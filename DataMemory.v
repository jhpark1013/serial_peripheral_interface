==> flow/design.v <==
module DataMemory(clk, dataOut, address, writeEnable, dataIn);
parameter addresswidth = 7;
parameter depth = 2**addresswidth;
parameter width = 8;
output reg [width-1:0]  dataOut;
input clk;
input [addresswidth-1:0]    address;
input writeEnable;
input[width-1:0]    dataIn;
reg [width-1:0] memory [depth-1:0];
always @(posedge clk) begin
    if(writeEnable)
        memory[address] <= dataIn;
		dataOut <= memory[address];
    end
endmodule
======== Step by step through the tools: DataMemory ========
Tool output for the design above, in the order of the flow.
Lines are those of the file above, counted from 1.
Cell names lack the library's common part.
The mark - stands for no value.
inputs
  design top .............................. DataMemory
  clock port .............................. clk
  library ................................. sky130hd
  library corner .......................... tt_025C_1v80

======== Elaborated design ========
Yosys after proc, flatten, opt, wreduce and memory -nomap, before mapping. Enables and synchronous resets that opt folds into registers are not counted as muxes. Memory bits, and registers merged into a memory's read port (data or address), are not among the register bits. Print and check cells are not counted. Equal cells are merged and count once.
Memory sizes are those after Yosys's memory passes, which may raise the word count (mostly to a power of two), join words into wider ones and drop unused or constant bits.
bit counts
  flip-flop bits (word level) ............. 0
  RAM bits ................................ 1024
  clocked read ports x word width ......... 8
  memories ................................ 1
  input bits .............................. 17
  output and inout bits ................... 8
  word-level cells ........................ 4
memory list
  name    words  bits a word  read ports  write ports  RTL line  RTL
  memory  128    8            1           1            10        reg [width-1:0] memory [depth-1:0];
cells by class
  multiplexer cells ....................... 3
operators by type and width
  cell               count
  8-bit two-way mux  1
  7-bit two-way mux  1
  1-bit two-way mux  1

======== Longest topological paths ========
Yosys ltp: most cells in a row. Word level: on the elaborated netlist, between registers, memories and ports. Mapped: between sequential cells and ports; inverters and the memories' decode and read muxes count.
logic depth
  depth after elaboration ................. 1
  ABC_AREA ................................ 0
  gate-level depth with buffers ........... 11
  gate-level depth less buffers ........... 7

======== Mapped cells and area ========
Yosys stat after the flow's synthesis: flattened, memories mapped to cells. It holds for the ABC_AREA given above (unset counts as 0); a run with the other value may have another netlist.
synthesis totals
  standard cells after synthesis .......... 2475
  chip area (Yosys) ....................... 40433.8 um^2
  sequential part of the area ............. 30909.6 um^2
  flip-flop cells ......................... 1032
  buffers ................................. 195
cell types
  type      count  area in all (um^2)
  edfxtp_1  1024   3.07E+04
  a221oi_1  220    1.93E+03
  nor2_1    240    900.864
  mux2_2    60     675.648
  a21oi_1   125    625.6
  mux2i_1   61     610.586
  a22oi_1   73     548.026
  buf_2     80     400.384
  o21ai_0   80     400.384
  nand2_1   102    382.867
  a22o_1    41     359.094
  clkbuf_1  72     270.259
  buf_6     23     258.998
  mux4_2    11     247.738
  a221o_1   20     200.192
  dfxtp_1   8      160.154
  o22ai_1   24     150.144
  o221ai_1  17     148.893
Other cell types: 48; their cells: 194.

======== Path before layout ========
Source: OpenSTA report_checks on the synthesized netlist (no wires, ideal clock, input and output delay 20% of the period each), path of least setup slack; recovery checks are left aside. Register names are those of the netlist, which keeps one name where synthesis merged equal registers.
path post-synthesis
  kind .................................... input port to flip-flop
  from .................................... input address[2]
  to ...................................... memory memory[72][0]
  period .................................. 3060 ps
  input delay ............................. 612 ps
  library setup time ...................... 395 ps
  launch time at the first pin ............ 612 ps
  data arrival time ....................... 2510 ps
  required time ........................... 2665 ps
  slack ................................... 155 ps
  delay of the path ....................... 2293 ps
  stages .................................. 8
  buffers on the path ..................... 7
  synthesis period reached ................ 2905 ps
"delay of the path" = arrival - input delay + setup time.
"stages": output pins that drive a net of the path, with the launching flip-flop's if there is one; two outputs of one cell count as two.
"synthesis period reached" = period - worst setup slack (recovery checks aside). The figure is calculated, with input and output delays left at 20% of the set period.
The rows between start and end are the longest chain of elaborated cells between them; the timing report does not say that the signal goes this way. Where chains are equally long, one stands for them.
A line is the first line of the expression or statement that the cell stems from. Yosys adds cells for indexed reads and writes and turns some case tables into memories.
on the way, post-synthesis
  cells stage by stage .................... buf_6 -> buf_6 -> buf_6 -> buf_6 -> buf_2 -> buf_2 -> buf_2 -> nor4_1
  length of the longest elaborated chain .. 1
  elaborated cells between the ends (all ways) .. 1
  RTL lines with such cells ............... 1
  classes of those cells .................. mux: 1
RTL lines, path post-synthesis
  element             RTL line  RTL
  start: declaration  7         input [addresswidth-1:0]    address;
  7-bit two-way mux   12        if(writeEnable)
  end: declaration    10        reg [width-1:0] memory [depth-1:0];

======== Timing after layout ========
Path of least setup slack in the final report of entry A (OpenROAD, finished layout, wires in). Where an end is a register, its clock arrival counts in the times.
The path's times are printed in steps of 10 ps; the period is the one set.
path after layout
  kind .................................... input port to flip-flop
  from .................................... input address[2]
  to ...................................... register dataOut[2]
  period .................................. 3000 ps
  input delay ............................. 600 ps
  library setup time ...................... 60 ps
  launch time at the first pin ............ 600 ps
  data arrival time ....................... 3400 ps
  required time ........................... 3630 ps
  slack ................................... 220 ps
  stages .................................. 8
  buffers on the path ..................... 3
on the way, after layout
  cells stage by stage .................... buf_8 -> nor2b_4 -> buf_12 -> buf_4 -> a221oi_1 -> o21ai_0 -> a2111oi_2 -> nand4_1
RTL lines, path after layout
  element             RTL line  RTL
  start: declaration  7         input [addresswidth-1:0]    address;
  end: declaration    5         output reg [width-1:0]  dataOut;
No chain of elaborated cells between the ends is given.

Wiki page: DataMemory / flow data

Module DataMemory, platform sky130hd: 2 stored runs of the flow (Yosys, OpenROAD) with differing settings, in no particular order. Input and output delays are each 20% of the period that was set; the output load is 0.01 pF.
"reached clock period": clock period set for the run, less the worst setup slack. It is reckoned from that one timing run; input and output delays stay at 20% of the period that was set.
By "time of the worst setup path" is meant the share of the clock period that the worst setup path is allowed (20% is reserved at inputs, 20% at outputs), minus its slack. Clock arrival times at its registers enter into it.
"total power after layout": no workload was simulated; the value follows from the tool's default switching activity.
"time of the worst setup path" is known to 10 ps.

---- entry A ----
settings
  period_ns = 3.0
  CORE_UTILIZATION = 18
  CAP_MARGIN = 20
  CORE_MARGIN = 2
  SLEW_MARGIN = 20
results
  sum of negative setup slack ............. 0 ps
  total power after layout ................ 31.455 mW
  post-synthesis cell area ................ 40433.8 um^2
  utilization after routing ............... 22.6%
  time of the worst setup path ............ 2180 ps
  worst setup path type ................... input port to flip-flop
  reached clock period .................... 2775 ps
  smallest setup slack .................... 225 ps
  standard-cell area of the final layout .. 50400.8 um^2
  worst hold slack in the final report .... 328 ps
  full die area ........................... 228441.0 um^2

---- entry B ----
settings
  period_ns = 4.62
  CORE_UTILIZATION = 71
  SETUP_SLACK_MARGIN = 0.67
  PLACE_DENSITY = 0.58
  HOLD_SLACK_MARGIN = -0.03
  CORE_ASPECT_RATIO = 1.09
  CELL_PAD_IN_SITES_GLOBAL_PLACEMENT = 0
  GPL_TIMING_DRIVEN = 0
  CTS_CLUSTER_DIAMETER = 386
  CAP_MARGIN = 10
  MIN_ROUTING_LAYER = met2
  MAX_ROUTING_LAYER = met5
  CORE_MARGIN = 2
  SLEW_MARGIN = 20
results
  did not finish, routing stopped with GRT-0116
