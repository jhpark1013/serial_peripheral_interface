==> flow/design.v <==
module StateMachine(clk, miso_bufe, dm_we, addr_we, sr_we, sclk, cs, rw);
	input clk, sclk, cs, rw;
	output reg miso_bufe, dm_we, addr_we, sr_we;
	reg[2:0] state;
	reg[4:0] counter;
	initial begin
		counter = 0; 
		state = 0; miso_bufe = 0; dm_we = 0; addr_we = 0; sr_we = 0;
	end
	always @(posedge clk) begin
		if (cs == 1) begin  
			counter = 0; 
			miso_bufe = 0; dm_we = 0; addr_we = 0; sr_we = 0; 
			state = 0;  
		end
		else if (state == 0) begin  
			miso_bufe = 0; dm_we = 0; addr_we = 0; sr_we = 0; 
			counter = counter + sclk;
			if (counter == 8) begin
				state = 1;  
			end
		end
		else if (state == 1) begin  
			counter = 0;
			miso_bufe = 0; dm_we = 0; addr_we = 1; sr_we = 0; 
			if(rw == 1) begin
				state = 2;  
			end
			else if(rw == 0) begin
				state = 5;  
			end
		end
		else if (state == 2) begin  
			miso_bufe = 0; dm_we = 0; addr_we = 0; sr_we = 0;  
			state = 3;  
		end
		else if (state == 3) begin  
			miso_bufe = 0; dm_we = 0; addr_we = 0; sr_we = 1; 
			state = 4;  
		end
		else if (state == 4) begin  
			miso_bufe = 1; dm_we = 0; addr_we = 0; sr_we = 0; 
			counter = counter + sclk;
			if (counter == 8) begin 
				state = 7;  
			end	
		end
		else if (state == 5) begin  
			miso_bufe = 0; dm_we = 0; addr_we = 0; sr_we = 0;
			counter = counter + sclk;
			if (counter == 8) begin
				state = 6;  
			end
		end
		else if (state == 6) begin  
			miso_bufe = 0; dm_we = 1; addr_we = 0; sr_we = 0; 
			state = 7;  
		end
		else if (state == 7) begin  
			counter = 0;
			miso_bufe = 0; dm_we = 0; addr_we = 0; sr_we = 0;
			if (cs == 0) begin
				state = 0;  
			end
		end
	end
endmodule
# Tool chain data of StateMachine
# Tool output for the design above, in the order of the flow.
# Lines are those of the file above, counted from 1.
# Library cell names are shortened.
# Not given: n/a
# inputs
top	StateMachine
clk_port	clk
cell_library	sky130hd
lib_corner	tt_025C_1v80

# After elaboration
# Counts by Yosys on the flattened word-level netlist (proc, flatten, opt, wreduce; memories kept). Register bits leave out memories and registers merged into their read ports (data or address). Print and check cells are left out. Cells with the same type and inputs are merged into one.
# word_totals
ff_bits	12
latchBits	0
mem_bits_rw	0
mem_bits_ro	0
clocked_rd_ports_x_width	0
n_memories	0
out_inout_bits	4
# classes
n_addsub	1
mul	0
div	0
n_cmp	0
equal	14
n_shift	0
n_mux	30
n_logic	0
reduce_logical	13
# op_table
operator	count
5-bit two-way mux	8
3-bit two-way mux	12
5-bit inequality test with constant B	3
3-bit == test with constant B	4
5-bit nonzero test	2
1-bit two-way mux	10
4-bit AND reduction	2
8-bit nonzero test	1
7-bit nonzero test	1
7-bit OR reduction	1
3-bit by 2-bit == test with 1-bit output with constant B	2
3-bit inequality test with constant B	2
5-bit by 1-bit adder with 5-bit output	1
5-bit by 4-bit == test with 1-bit output with constant B	1
5-bit OR reduction	1
4-bit nonzero test	1
4-bit OR reduction	1
3-bit by 1-bit == test with 1-bit output with constant B	1
3-bit logical NOT	1
2-bit by 1-bit inequality test with 1-bit output with constant B	1
2-bit nonzero test	1
2-bit OR reduction	1

# Depth
# Depth = most cells in a row (Yosys ltp): at word level without a register or memory, in the mapped netlist without a sequential cell, where the memories' decode and read muxes count.
# depth
word_depth	9
abc_area	1
ltp_mapped	10
ltp_nobuf	10

# Netlist
# Yosys stat after the flow's synthesis: flattened, memories mapped to cells. It holds for the ABC_AREA given above (unset counts as 0); a run with the other value may have another netlist.
# by_type
cell_type	count	area_total_um2
dfxtp_1	12	240.23
nand2_1	19	71.318
a21oi_1	9	45.043
a21oi_4	2	32.531
ha_1	2	25.024
nand2_2	3	18.768
nand4_1	3	18.768
nor4_1	3	18.768
inv_1	4	15.014
nand3_1	3	15.014
buf_6	1	11.261
inv_2	3	11.261
nor2_1	3	11.261
nor2_4	1	11.261
nand3_2	1	10.01
or2_4	1	8.758
a21boi_1	1	7.507
nand3b_1	1	7.507
# Not listed: further types 2, cells in them 2.
# mapped
stdcells	74
yosys_area_um2	588.1
seqArea_um2	240.2
ff_cells	12

# Worst setup path after synthesis
# OpenSTA on the mapped netlist: ideal clock, no wires. The path of least setup slack (recovery checks aside). Input and output delay are each 20% of the period. Register names are those of the netlist, which keeps one name where synthesis merged equal registers.
# synth_path
path_type	input -> register
startpoint	in sclk
endpoint	reg state[0]
tclk_ns	2.45
setup_time_ns	0.114
t_first_pin_ns	0.490
arrival_time_ns	1.573
setup_slack_ns	0.763
path_delay_ns	1.197
stages	7
path_buffers	0
period_less_setup_slack_ns	1.687
# "path_delay_ns" is the arrival time less input delay plus setup time.
# "stages" counts driving pins, that of a launching flip-flop among them; a cell with two outputs on the path counts twice.
# "period_less_setup_slack_ns" is the clock period less the worst setup slack; recovery checks do not enter. This is arithmetic on one report: input and output delays are still those of the set period (20% each).
# Between the ends stands the longest chain of elaborated cells between them, by number of cells; it is not shown to be the way that was timed. Of several equally long chains one is given.
# A line is the first line of the expression or statement that the cell stems from. Yosys adds cells for indexed reads and writes and turns some case tables into memories.
# At most two assigning lines are given for a register; there are more.
# synth_between
cell_sequence	ha_1 > ha_1 > or2_4 > nor2_4 > nand3_2 > a21oi_1 > nor2_1
elab_chain_len	9
cone_cells	15
# synth_lines
item	line	rtl
from (decl)	2	input clk, sclk, cs, rw;
5-bit by 1-bit adder with 5-bit output	50	counter = counter + sclk;
5-bit by 4-bit == test with 1-bit output	51	if (counter == 8) begin
3-bit two-way mux	51
3-bit two-way mux	48	else if (state == 5) begin
3-bit two-way mux	41	else if (state == 4) begin
3-bit two-way mux	37	else if (state == 3) begin
3-bit two-way mux	33	else if (state == 2) begin
3-bit two-way mux	23	else if (state == 1) begin
3-bit two-way mux	16	else if (state == 0) begin
to (assign)	14	state = 0;
to (assign)	20	state = 1;
to (decl)	4	reg[2:0] state;

# Timing after layout
# Path of least setup slack in the final report of entry A (OpenROAD, finished layout, wires in). Where an end is a register, its clock arrival counts in the times.
# layout_path
path_type	register -> output
startpoint	reg sr_we
endpoint	out sr_we
tclk_ns	1.39
out_delay_ns	0.28
t_first_pin_ns	0.28
arrival_time_ns	1.16
setup_slack_ns	-0.05
stages	2
path_buffers	1
# At most two assigning lines are given for a register; there are more.
# layout_between
cell_sequence	dfxtp_1 > clkdlybuf4s50_1
elab_chain_len	0
cone_cells	0
cone_lines	0
# layout_lines
item	line	rtl
from (decl)	3	output reg miso_bufe, dm_we, addr_we, sr_we;
from (assign)	13	miso_bufe = 0; dm_we = 0; addr_we = 0; sr_we = 0;
from (assign)	17	miso_bufe = 0; dm_we = 0; addr_we = 0; sr_we = 0;
to (decl)	3

# 2 stored runs of StateMachine in the flow (synthesis by Yosys, layout by OpenROAD, sky130hd cells), in arbitrary order. Constraints: input delay and output delay 20% of the set period each, output load 0.01 pF.
# "achieved_clock_period_ns" is the run's clock period less its worst setup slack. It is reckoned from that one timing run; input and output delays stay at 20% of the period that was set.
# By "worst_path_time_ns" is meant the share of the clock period that the worst setup path is allowed (20% is reserved at inputs, 20% at outputs), minus its slack. Clock arrival times at its registers enter into it.
# "final_power_w": no workload was simulated; the value follows from the tool's default switching activity.
# Settings: - = not set for that run.
stored run	period_ns	CORE_UTILIZATION	SETUP_SLACK_MARGIN	PLACE_DENSITY_LB_ADDON	CELL_PAD_IN_SITES_GLOBAL_PLACEMENT	ABC_AREA	CAP_MARGIN	SLEW_MARGIN	MIN_ROUTING_LAYER	MAX_ROUTING_LAYER	CORE_MARGIN	CORE_ASPECT_RATIO	CELL_PAD_IN_SITES_DETAIL_PLACEMENT	TNS_END_PERCENT	design.die.area_um2	fin_util_frac	ws_setup_ns	holdWs_ns	worst_path_time_ns	worst_setup_path_type	post_synth_area_um2	final_power_w	setup_tns_ns	achieved_clock_period_ns
entry A	1.39	19	-0.11	0.19	1	1	25	20	met1	met4	2	-	-	-	3556.3	0.262	-0.047	0.482	1.16	register -> output	588.1	0.0007275	-0.059	1.437
entry B	1.99	23	0.02	0.15	2	-	20	20	-	-	2	1.28	0	85	2892.2	0.312	0.144	0.493	1.45	input -> register	569.3	0.0004472	0.000	1.846
